==> flow/design.v <==
`timescale 1ns / 1ps
module cache_controller(
	 input clk,
    input [6:0] tag,  
    input [5:0] index, 
    input wr_en,  
    input flush,  
    input ready,  
    output stall,  
    output wr_en_mem, 
    output update_cache, 
	 output reg cache_hit  
    );
integer i;  
reg [6:0] tag_field [63:0]; 
reg validity_field [63:0];
initial begin
	for (i=0;i<64;i=i+1) begin
		validity_field[i]=1'b0;
		tag_field[i]=1'b0;
	end
end
assign update_cache=ready;  
assign stall=~(cache_hit|wr_en);  
assign wr_en_mem=wr_en;  
always @(posedge clk) begin  
	if (validity_field[index]) cache_hit=(tag_field[index]==tag);  
	else cache_hit=0;
	if (~wr_en) begin
		if (ready) begin  
			validity_field[index]=1;
			tag_field[index]=tag;
		end
	end
	if (flush) begin  
		for (i=0;i<64;i=i+1) begin
			validity_field[i]=1'b0;
		end
	end
end
endmodule
# Reports on cache_controller

The steps from the RTL of cache_controller to its reports follow in flow order.
Line numbers count from 1 in the design file above.
Cell names lack the library's common part.
A cell with -- has no value.

Top module: cache_controller
Clock: clk
Cell library: sky130hd
Library corner: tt_025C_1v80

# Elaborated design

Yosys after proc, flatten, opt, wreduce and memory -nomap, before mapping. Enables and synchronous resets that opt folds into registers are not counted as muxes. Memory bits, and registers merged into a memory's read port (data or address), are not among the register bits. Print and check cells are not counted. Equal cells are merged and count once.
Yosys's memory passes give these memory sizes; they may raise the number of words (mostly to a power of two), join words into wider ones and drop unused or constant bits.

Register bits after elaboration: 1
Bits in writable memories: 512
Memory cells: 2
Cells after elaboration: 13

Equal/unequal tests: 1
Multiplexer cells: 7
Bitwise operators: 2

Memory list:

| memory         | depth | bits a word | RTL line | source |
| tag_field      | 64    | 7           | 15       | `reg [6:0] tag_field [63:0];` |
| validity_field | 64    | 1           | 16       | `reg validity_field [63:0];` |

Operators by type and width:

| kind                | count |
| 7-bit 2-to-1 mux    | 2 |
| 6-bit 2-to-1 mux    | 2 |
| 7-bit equality test | 1 |
| 1-bit 2-to-1 mux    | 3 |
| 1-bit bitwise OR    | 1 |
| 1-bit NOT           | 1 |

# Depth

Depth = most cells in a row (Yosys ltp): at word level without a register or memory, in the mapped netlist without a sequential cell, where the memories' decode and read muxes count.

Depth in word-level cells: 2
ABC_AREA: 0
Mapped depth: 13
Depth with buffers taken out: 8

# Synthesis result

Yosys stat after the flow's synthesis: flattened, memories mapped to cells. It holds for the ABC_AREA given above (unset counts as 0); a run with the other value may have another netlist.
Totals and module areas in this step are rounded.

Standard cells after synthesis: 1270
Mapped area: 20200 µm²
Sequential part of the area: 14800 µm²
Flip-flops: 513
Buffer cells: 85

Cells by type:

| cell type | count | total area (µm²) |
| edfxtp_1  | 448   | 1.35E+04 |
| dfxtp_1   | 65    | 1.3E+03 |
| mux4_2    | 34    | 765.734 |
| nor2_1    | 193   | 724.445 |
| mux2_2    | 40    | 450.432 |
| a221oi_1  | 50    | 437.92 |
| a22oi_1   | 50    | 375.36 |
| mux2i_1   | 33    | 330.317 |
| mux4_1    | 6     | 157.651 |
| a21oi_1   | 31    | 155.149 |
| clkbuf_1  | 37    | 138.883 |
| buf_2     | 26    | 130.125 |
| nand3_1   | 25    | 125.12 |
| nand2_1   | 33    | 123.869 |
| o21ai_0   | 24    | 120.115 |
| o22ai_1   | 17    | 106.352 |
| a221o_1   | 8     | 80.077 |
| buf_6     | 6     | 67.565 |

Other cell types: 59; their cells: 144.

# Path before layout

Source: OpenSTA report_checks on the synthesized netlist (no wires, ideal clock, input and output delay 20% of the period each), path of least setup slack; recovery checks are left aside. Register names are those of the netlist, which keeps one name where synthesis merged equal registers.

Path type: input-to-reg
Start point: input port index[0]
End point: memory tag_field[38][0]
Period: 4.0 ns
Library setup time: 0.394 ns
Launch time at the first pin: 0.800 ns
Data arrival time: 2.643 ns
Required time: 3.606 ns
Setup slack: 0.964 ns
Path delay: 2.237 ns
Driving pins on the path: 7
Buffers on the path: 6
Period reached after synthesis: 3.036 ns

"path delay" is the arrival time less input delay plus setup time.
"driving pins on the path": output pins that drive a net of the path, with the launching flip-flop's if there is one; two outputs of one cell count as two.
"period reached after synthesis" = period - worst setup slack (recovery checks aside). The figure is calculated, with input and output delays left at 20% of the set period.
Between the ends stands the longest chain of elaborated cells between them, by number of cells; it is not shown to be the way that was timed. Of several equally long chains one is given.
A line is the first line of the expression or statement that the cell stems from. Yosys adds cells for indexed reads and writes and turns some case tables into memories.

Cell sequence: buf_6 buf_6 buf_2 buf_2 buf_2 buf_2 nor4_1
Cells in the longest elaborated chain: 2
Elaborated cells on any way between the ends: 2
RTL lines with such cells: 2

Ends and longest elaborated chain, post-synthesis:

| element          | RTL line | source |
| start, declared  | 5        | `input [5:0] index,` |
| 6-bit 2-to-1 mux | 30       | `if (ready) begin` |
| 6-bit 2-to-1 mux | 29       | `if (~wr_en) begin` |
| end, declared    | 15       | `reg [6:0] tag_field [63:0];` |

# Timing after layout

Path of least setup slack in the final report of stored run 1 (OpenROAD, finished layout, wires in). Where an end is a register, its clock arrival counts in the times.

Path type: input-to-reg
Start point: input port index[0]
End point: register cache_hit
Period: 2.82 ns
Library setup time: 0.08 ns
Launch time at the first pin: 0.56 ns
Data arrival time: 3.14 ns
Required time: 3.34 ns
Setup slack: 0.20 ns
Driving pins on the path: 9
Buffers on the path: 1

Between the ends stands the longest chain of elaborated cells between them, by number of cells; it is not shown to be the way that was timed. Of several equally long chains one is given.
A memory read counts as a cell of the chain, while the word-level depth stops at memories.

Cell sequence: buf_6 and2b_2 a22oi_1 o21ai_2 o21ai_0 o211ai_1 or4_1 a2111o_1 nor4_2
Cells in the longest elaborated chain: 2
Elaborated cells on any way between the ends: 3
RTL lines with such cells: 3

Ends and longest elaborated chain, post-layout:

| element                | RTL line | source |
| start, declared        | 5        | `input [5:0] index,` |
| memory read 64 x 7 bit | 15       | `reg [6:0] tag_field [63:0];` |
| 7-bit equality test    | 27       | `if (validity_field[index]) cache_hit=(tag_field[index]==tag);` |
| end, assigned          | 27       |  |
| end, assigned          | 28       | `else cache_hit=0;` |
| end, declared          | 12       | `output reg cache_hit` |

==> runs of cache_controller <==
Measured data: module cache_controller, platform sky130hd, 2 stored runs of the flow under differing settings, order arbitrary. Input and output delays are each 20% of the period that was set; the output load is 0.01 pF.
"period reached" = clock period - worst setup slack. The figure is calculated, with input and output delays left at 20% of the set period.
"time used up by the worst setup path": the worst setup path's part of the clock period (all of it between registers, 20% less for each end at a port) less its slack. A launch clock that arrives late makes it longer, a capture clock that arrives late makes it shorter.
"total power after layout" rests on the timing tool's default activity at the inputs, not on a simulated workload.
Measured values are rounded.
Settings: - = not set for that run.

| setting or result                            | stored run 1 | stored run 2 |
| period_ns                                    | 2.82         | 4.61         |
| SETUP_SLACK_MARGIN                           | 0.24         | -            |
| CAP_MARGIN                                   | 20           | 20           |
| CORE_MARGIN                                  | 2            | 3            |
| CORE_UTILIZATION                             | 40           | 34           |
| SLEW_MARGIN                                  | 20           | 20           |
| PLACE_DENSITY_LB_ADDON                       | -            | 0.2          |
| HOLD_SLACK_MARGIN                            | -            | 0.27         |
| CELL_PAD_IN_SITES_GLOBAL_PLACEMENT           | -            | 0            |
| TNS_END_PERCENT                              | -            | 35           |
| ABC_AREA                                     | -            | 1            |
| total power after layout (W)                 | 0.0163       | 0.0102       |
| time used up by the worst setup path (ns)    | 2.05         | 2.10         |
| worst setup path type                        | input-to-reg | input-to-reg |
| standard-cell area of the final layout (µm²) | 24700        | 25100        |
| worst-case hold slack (ns)                   | 0.172        | 0.456        |
| post-route setup TNS (ns)                    | 0.000        | 0.000        |
| worst slack on setup checks (ns)             | 0.203        | 1.59         |
| final utilization (%)                        | 49.4         | 39.6         |
| area of the synthesized netlist (µm²)        | 20200        | 21700        |
| area of the die (µm²)                        | 52300        | 67000        |
| period reached (ns)                          | 2.617        | 3.019        |
